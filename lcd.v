==> flow/design.v <==
module lcd (
    input wire CLK,                  
    input wire RESETN,               
    input wire ENABLE,               
    input wire is_equal,             
    output reg TLCD_RS,              
    output reg TLCD_RW,              
    output reg TLCD_E,               
    output reg [7:0] TLCD_DATA,      
    output reg DONE                  
);
    parameter E_PULSE_WIDTH = 1;        
    parameter EXEC_TIME     = 40;       
    parameter CLEAR_EXEC    = 1640;     
    parameter DISPLAY_TIME  = 2000000;  
    reg [4:0] state;
    parameter IDLE              = 5'd0,
              FUNCTION_SET      = 5'd1,
              FUNCTION_SET_WAIT = 5'd2,
              DISP_ONOFF        = 5'd3,
              DISP_ONOFF_WAIT   = 5'd4,
              ENTRY_MODE        = 5'd5,
              ENTRY_MODE_WAIT   = 5'd6,
              CLEAR_DISP        = 5'd7,
              CLEAR_DISP_WAIT   = 5'd8,
              LINE1_ADDR        = 5'd9,
              LINE1_ADDR_WAIT   = 5'd10,
              LINE1_WRITE       = 5'd11,
              LINE1_WRITE_WAIT  = 5'd12,
              LINE2_ADDR        = 5'd13,
              LINE2_ADDR_WAIT   = 5'd14,
              LINE2_WRITE       = 5'd15,
              LINE2_WRITE_WAIT  = 5'd16,
              DISPLAY_HOLD      = 5'd17,
              CLEAR_TEXT        = 5'd18,
              DONE_STATE        = 5'd19,
              INITIALIZE        = 5'd20;  
    reg [15:0] cnt;                
    reg [4:0] char_index;          
    reg [31:0] display_cnt;        
    reg prev_ENABLE;               
    reg [8*16-1:0] TEXT_STRING_UPPER;  
    reg [8*16-1:0] TEXT_STRING_LOWER;  
    always @(posedge CLK or negedge RESETN) begin
        if (!RESETN) begin
            state <= INITIALIZE;  
        end else begin
            case (state)
                INITIALIZE: begin
                    cnt <= 0;
                    char_index <= 0;
                    display_cnt <= 0;
                    prev_ENABLE <= 0;
                    TLCD_RS <= 0;
                    TLCD_RW <= 0;
                    TLCD_E  <= 0;
                    TLCD_DATA <= 8'b0;
                    DONE <= 0;
                    TEXT_STRING_UPPER <= "                ";  
                    TEXT_STRING_LOWER <= "                ";  
                    state <= IDLE;  
                end
                IDLE: begin
                    DONE <= 0;
                    TLCD_E <= 0;
                    if (ENABLE && !prev_ENABLE) begin
                        if (is_equal) begin
                            TEXT_STRING_UPPER <= "    SUCCESS    ";
                            TEXT_STRING_LOWER <= "   GOOD JOB    ";
                        end else begin
                            TEXT_STRING_UPPER <= "     FAIL      ";
                            TEXT_STRING_LOWER <= " TRY AGAIN     ";
                        end
                        state <= FUNCTION_SET;
                    end
                    prev_ENABLE <= ENABLE;
                end
                FUNCTION_SET: begin
                    TLCD_RS <= 0;
                    TLCD_RW <= 0;
                    TLCD_DATA <= 8'b00111000;  
                    TLCD_E <= 1;
                    cnt <= 0;
                    state <= FUNCTION_SET_WAIT;
                end
                FUNCTION_SET_WAIT: begin
                    cnt <= cnt + 1;
                    if (cnt >= E_PULSE_WIDTH) TLCD_E <= 0;
                    if (cnt >= EXEC_TIME) begin
                        cnt <= 0;
                        state <= DISP_ONOFF;
                    end
                end
                DISP_ONOFF: begin
                    TLCD_RS <= 0;
                    TLCD_RW <= 0;
                    TLCD_DATA <= 8'b00001100;  
                    TLCD_E <= 1;
                    cnt <= 0;
                    state <= DISP_ONOFF_WAIT;
                end
                DISP_ONOFF_WAIT: begin
                    cnt <= cnt + 1;
                    if (cnt >= E_PULSE_WIDTH) TLCD_E <= 0;
                    if (cnt >= EXEC_TIME) begin
                        cnt <= 0;
                        state <= ENTRY_MODE;
                    end
                end
                ENTRY_MODE: begin
                    TLCD_RS <= 0;
                    TLCD_RW <= 0;
                    TLCD_DATA <= 8'b00000110;  
                    TLCD_E <= 1;
                    cnt <= 0;
                    state <= ENTRY_MODE_WAIT;
                end
                ENTRY_MODE_WAIT: begin
                    cnt <= cnt + 1;
                    if (cnt >= E_PULSE_WIDTH) TLCD_E <= 0;
                    if (cnt >= EXEC_TIME) begin
                        cnt <= 0;
                        state <= LINE1_ADDR;
                    end
                end
                LINE1_ADDR: begin
                    TLCD_RS <= 0;
                    TLCD_RW <= 0;
                    TLCD_DATA <= 8'b10000000;  
                    TLCD_E <= 1;
                    cnt <= 0;
                    state <= LINE1_ADDR_WAIT;
                end
                LINE1_ADDR_WAIT: begin
                    cnt <= cnt + 1;
                    if (cnt >= E_PULSE_WIDTH) TLCD_E <= 0;
                    if (cnt >= EXEC_TIME) begin
                        cnt <= 0;
                        char_index <= 0;
                        state <= LINE1_WRITE;
                    end
                end
                LINE1_WRITE: begin
                    if (char_index < 16) begin
                        TLCD_RS <= 1;
                        TLCD_RW <= 0;
                        TLCD_DATA <= TEXT_STRING_UPPER[(15-char_index)*8 +: 8];
                        TLCD_E <= 1;
                        cnt <= 0;
                        state <= LINE1_WRITE_WAIT;
                    end else begin
                        state <= LINE2_ADDR;
                    end
                end
                LINE1_WRITE_WAIT: begin
                    cnt <= cnt + 1;
                    if (cnt >= E_PULSE_WIDTH) TLCD_E <= 0;
                    if (cnt >= EXEC_TIME) begin
                        cnt <= 0;
                        char_index <= char_index + 1;
                        state <= LINE1_WRITE;
                    end
                end
                LINE2_ADDR: begin
                    TLCD_RS <= 0;
                    TLCD_RW <= 0;
                    TLCD_DATA <= 8'b11000000;  
                    TLCD_E <= 1;
                    cnt <= 0;
                    state <= LINE2_ADDR_WAIT;
                end
                LINE2_ADDR_WAIT: begin
                    cnt <= cnt + 1;
                    if (cnt >= E_PULSE_WIDTH) TLCD_E <= 0;
                    if (cnt >= EXEC_TIME) begin
                        cnt <= 0;
                        char_index <= 0;
                        state <= LINE2_WRITE;
                    end
                end
                LINE2_WRITE: begin
                    if (char_index < 16) begin
                        TLCD_RS <= 1;
                        TLCD_RW <= 0;
                        TLCD_DATA <= TEXT_STRING_LOWER[(15-char_index)*8 +: 8];
                        TLCD_E <= 1;
                        cnt <= 0;
                        state <= LINE2_WRITE_WAIT;
                    end else begin
                        state <= DISPLAY_HOLD;
                    end
                end
                LINE2_WRITE_WAIT: begin
                    cnt <= cnt + 1;
                    if (cnt >= E_PULSE_WIDTH) TLCD_E <= 0;
                    if (cnt >= EXEC_TIME) begin
                        cnt <= 0;
                        char_index <= char_index + 1;
                        state <= LINE2_WRITE;
                    end
                end
                DISPLAY_HOLD: begin
                    display_cnt <= display_cnt + 1;
                    if (display_cnt >= DISPLAY_TIME) begin
                        display_cnt <= 0;
                        state <= CLEAR_TEXT;
                    end
                end
                CLEAR_TEXT: begin
                    TLCD_RS <= 0;
                    TLCD_RW <= 0;
                    TLCD_DATA <= 8'b00000001;  
                    TLCD_E <= 1;
                    cnt <= 0;
                    state <= DONE_STATE;
                end
                DONE_STATE: begin
                    if (is_equal) begin
                        DONE <= 1;   
                    end else begin
                        DONE <= 0;   
                    end
                    state <= INITIALIZE;  
                end
                default: state <= INITIALIZE;  
            endcase
        end
    end
endmodule
Tool chain data of lcd
Tool output for the design above, in the order of the flow.
Lines are those of the file above, counted from 1.
The mark -- stands for no value.
- top module: lcd
- clock input: CLK
- standard-cell library: sky130hd
- timing corner: tt_025C_1v80

Word level
Counts by Yosys on the flattened word-level netlist (proc, flatten, opt, wreduce; memories kept). Register bits leave out memories and registers merged into their read ports (data or address). Print and check cells are left out.
- flip-flop bits (word level) at 327
- noted bits of input ports: 4
- noted output and inout bits: 12
- noted add/subtract/negate cells: 4
- $lt $le $gt $ge at 4
- equal/unequal tests: 31
- shifts and indexed selects at 2
- noted mux-type cells: 36
- reduce/logical cells: 30
- operators by type and width (operator ; number):
    parallel mux 128 bit (select 2 bit) ; 2
    variable part select 128 x 9 -> 8 bit ; 2
    two-way mux 128 bit ; 2
    two-way mux 111 bit ; 1
    two-way mux 87 bit ; 1
    parallel mux 5 bit (select 16 bit) ; 1
    parallel mux 8 bit (select 9 bit) ; 1
    parallel mux 32 bit (select 2 bit) ; 1
    parallel mux 16 bit (select 3 bit) ; 1
    two-way mux 5 bit ; 9
    == test 5 x 4 -> 1 bit (second input constant) ; 7
    adder 32 x 1 -> 32 bit (second input constant) ; 1
    >= comparator 32 x 21 -> 1 bit (second input constant) ; 1
    two-way mux 32 bit ; 1
    two-way mux 16 bit ; 2
    == test 5 bit (second input constant) ; 5
    adder 16 x 1 -> 16 bit (second input constant) ; 1
    >= comparator 16 x 1 -> 1 bit (second input constant) ; 1
    >= comparator 16 x 6 -> 1 bit (second input constant) ; 1
    two-way mux 8 bit ; 2
    == test 5 x 3 -> 1 bit (second input constant) ; 3
    parallel mux 5 bit (select 3 bit) ; 1
    != test 2 bit (second input constant) ; 7
    OR reduction 7 bit ; 2
    != test 2 x 1 -> 1 bit (second input constant) ; 6
    OR reduction 2 bit ; 6
    AND reduction 4 bit ; 3
    nonzero test 11 bit ; 1
Other operator kinds: 20; their cells: 35.

Depth
Yosys ltp: most cells in a row. Word level: on the elaborated netlist, between registers, memories and ports. Mapped: between sequential cells and ports; inverters and the memories' decode and read muxes count.
- depth after elaboration: 4
- noted ABC_AREA: 0
- gate-level depth with buffers: 6
- mapped depth without buffers: 6

Netlist
Yosys stat after the flow's synthesis: flattened, memories mapped to cells. It holds for the ABC_AREA given above (unset counts as 0); a run with the other value may have another netlist.
- cells in the netlist at 388
- noted synthesis area: 4334.2 µm²
- flip-flop cells: 90
- noted buffers: 17
- cells by type (type ; number ; area in all (µm²)):
    sky130_fd_sc_hd__edfxtp_1 ; 71 ; 2.13E+03
    sky130_fd_sc_hd__dfrtp_1 ; 18 ; 450.432
    sky130_fd_sc_hd__nor2_1 ; 47 ; 176.419
    sky130_fd_sc_hd__xnor2_1 ; 11 ; 96.342
    sky130_fd_sc_hd__nand3_1 ; 19 ; 95.091
    sky130_fd_sc_hd__nand2_1 ; 25 ; 93.84
    sky130_fd_sc_hd__ha_1 ; 7 ; 87.584
    sky130_fd_sc_hd__a21oi_1 ; 17 ; 85.082
    sky130_fd_sc_hd__o21ai_0 ; 15 ; 75.072
    sky130_fd_sc_hd__inv_1 ; 19 ; 71.318
    sky130_fd_sc_hd__nand2b_1 ; 11 ; 68.816
    sky130_fd_sc_hd__o31ai_1 ; 9 ; 67.565
    sky130_fd_sc_hd__xor2_1 ; 7 ; 61.309
    sky130_fd_sc_hd__nor4_1 ; 9 ; 56.304
    sky130_fd_sc_hd__a21o_1 ; 7 ; 52.55
    sky130_fd_sc_hd__clkbuf_1 ; 14 ; 52.55
    sky130_fd_sc_hd__or4_1 ; 7 ; 52.55
    sky130_fd_sc_hd__nor2b_1 ; 8 ; 50.048
Not listed: further types 34, cells in them 67.

Worst setup path after synthesis
OpenSTA on the mapped netlist: ideal clock, no wires. The path of least setup slack (recovery checks aside). Input and output delay are each 20% of the period. Register names are those of the netlist, which keeps one name where synthesis merged equal registers.
- kind: reg-to-reg
- start: register state
- end: register cnt[0]
- noted period: 4.37 ns
- noted arrival: 2.029 ns
- data required time at 3.976 ns
- slack: 1.947 ns
- noted path delay: 2.423 ns
- noted stages: 7
- path buffers: 2
- synthesis period reached at 2.423 ns
"path delay" is the arrival time less input delay plus setup time.
"stages": output pins that drive a net of the path, with the launching flip-flop's if there is one; two outputs of one cell count as two.
"synthesis period reached" is the clock period less the worst setup slack; recovery checks do not enter. This is arithmetic on one report: input and output delays are still those of the set period (20% each).
An end named without its bit number is one bit of that signal or, where synthesis recoded a state register, one of its new flip-flops.
Between the ends stands the longest chain of elaborated cells between them, by number of cells; it is not shown to be the way that was timed. Of several equally long chains one is given.
A line is the first line of the expression or statement that the cell stems from. Yosys adds cells for indexed reads and writes and turns some case tables into memories.
A register here has more assigning lines than the two given.
The path ends at the enable pin of a flip-flop; only ways to that pin are counted.
- cell sequence: sky130_fd_sc_hd__dfrtp_1 > sky130_fd_sc_hd__clkbuf_1 > sky130_fd_sc_hd__clkbuf_1 > sky130_fd_sc_hd__nor2_1 > sky130_fd_sc_hd__nand4_1 > sky130_fd_sc_hd__nor2_1 > sky130_fd_sc_hd__a21oi_1
- noted cells in the longest elaborated chain: 4
- ends and longest elaborated chain, after synthesis (element ; line ; text):
    start, declared ; 16 ; reg [4:0] state;
    start, assigned ; 46 ; state <= INITIALIZE;
    start, assigned ; 61 ; state <= IDLE;
    == test 5 x 4 -> 1 bit ; 48 ; case (state)
    OR reduction 2 bit ; -- ;
    != test 2 x 1 -> 1 bit ; -- ;
    AND reduction 3 bit ; -- ;
    end, assigned ; 87 ; cnt <= cnt + 1;
    end, assigned ; 103 ; cnt <= cnt + 1;
    end, declared ; 38 ; reg [15:0] cnt;

Worst path after layout
Path of least setup slack in the final report of stored run 1 (OpenROAD, finished layout, wires in). Where an end is a register, its clock arrival counts in the times.
- kind: input-to-reg
- start: input port RESETN
- end: register TEXT_STRING_LOWER[109]
- noted period: 4.3 ns
- external input delay: 0.86 ns
- noted arrival: 2.50 ns
- data required time at 4.26 ns
- slack: 1.76 ns
- noted stages: 4
- path buffers: 2
Between the ends stands the longest chain of elaborated cells between them, by number of cells; it is not shown to be the way that was timed. Of several equally long chains one is given.
A register here has more assigning lines than the two given.
- cell sequence: sky130_fd_sc_hd__clkdlybuf4s50_1 > sky130_fd_sc_hd__buf_4 > sky130_fd_sc_hd__o21a_1 > sky130_fd_sc_hd__a21boi_0
- noted cells in the longest elaborated chain: 1
- ends and longest elaborated chain, post-layout (element ; line ; text):
    start, declared ; 3 ; input wire RESETN,
    AND reduction 3 bit ; -- ;
    end, assigned ; 60 ; TEXT_STRING_LOWER <= "                ";
    end, assigned ; 69 ; TEXT_STRING_LOWER <= "   GOOD JOB    ";
    end, declared ; 43 ; reg [8*16-1:0] TEXT_STRING_LOWER;

Below are 2 stored runs of the flow (Yosys, OpenROAD; platform sky130hd) on lcd, each with its settings and what was measured, unordered. Constraints: input delay and output delay 20% of the set period each, output load 0.01 pF.
By "critical path time" is meant the share of the clock period that the worst setup path is allowed (20% is reserved at inputs, 20% at outputs), minus its slack. Clock arrival times at its registers enter into it.

Stored run 1
Settings were period_ns = 4.3; CORE_UTILIZATION = 37; SETUP_SLACK_MARGIN = 0.36; PLACE_DENSITY_LB_ADDON = 0.04; CORE_ASPECT_RATIO = 0.93; CELL_PAD_IN_SITES_GLOBAL_PLACEMENT = 2; GPL_TIMING_DRIVEN = 1; CAP_MARGIN = 20; CORE_MARGIN = 2; SLEW_MARGIN = 20
- mapped cell area after synthesis at 4334.2 µm²
- die footprint at 12596.4 µm²
- standard-cell area after layout: 5004.8 µm²
- setup slack of the critical path: 1.759 ns
- total negative slack at 0.000 ns
- noted the worst hold slack in the final report: 0.408 ns
- noted the critical path time: 1.68 ns
- critical path kind: input-to-reg

Stored run 2
Settings were period_ns = 3.05; CORE_UTILIZATION = 35; SETUP_SLACK_MARGIN = 0.83; PLACE_DENSITY_LB_ADDON = 0.03; TNS_END_PERCENT = 60; CAP_MARGIN = 40; CORE_MARGIN = 2; SLEW_MARGIN = 20
- mapped cell area after synthesis at 4334.2 µm²
- die footprint at 13289.5 µm²
- standard-cell area after layout: 4994.8 µm²
- setup slack of the critical path: 0.950 ns
- total negative slack at 0.000 ns
- noted the worst hold slack in the final report: 0.413 ns
- noted the critical path time: 2.10 ns
- critical path kind: reg-to-reg
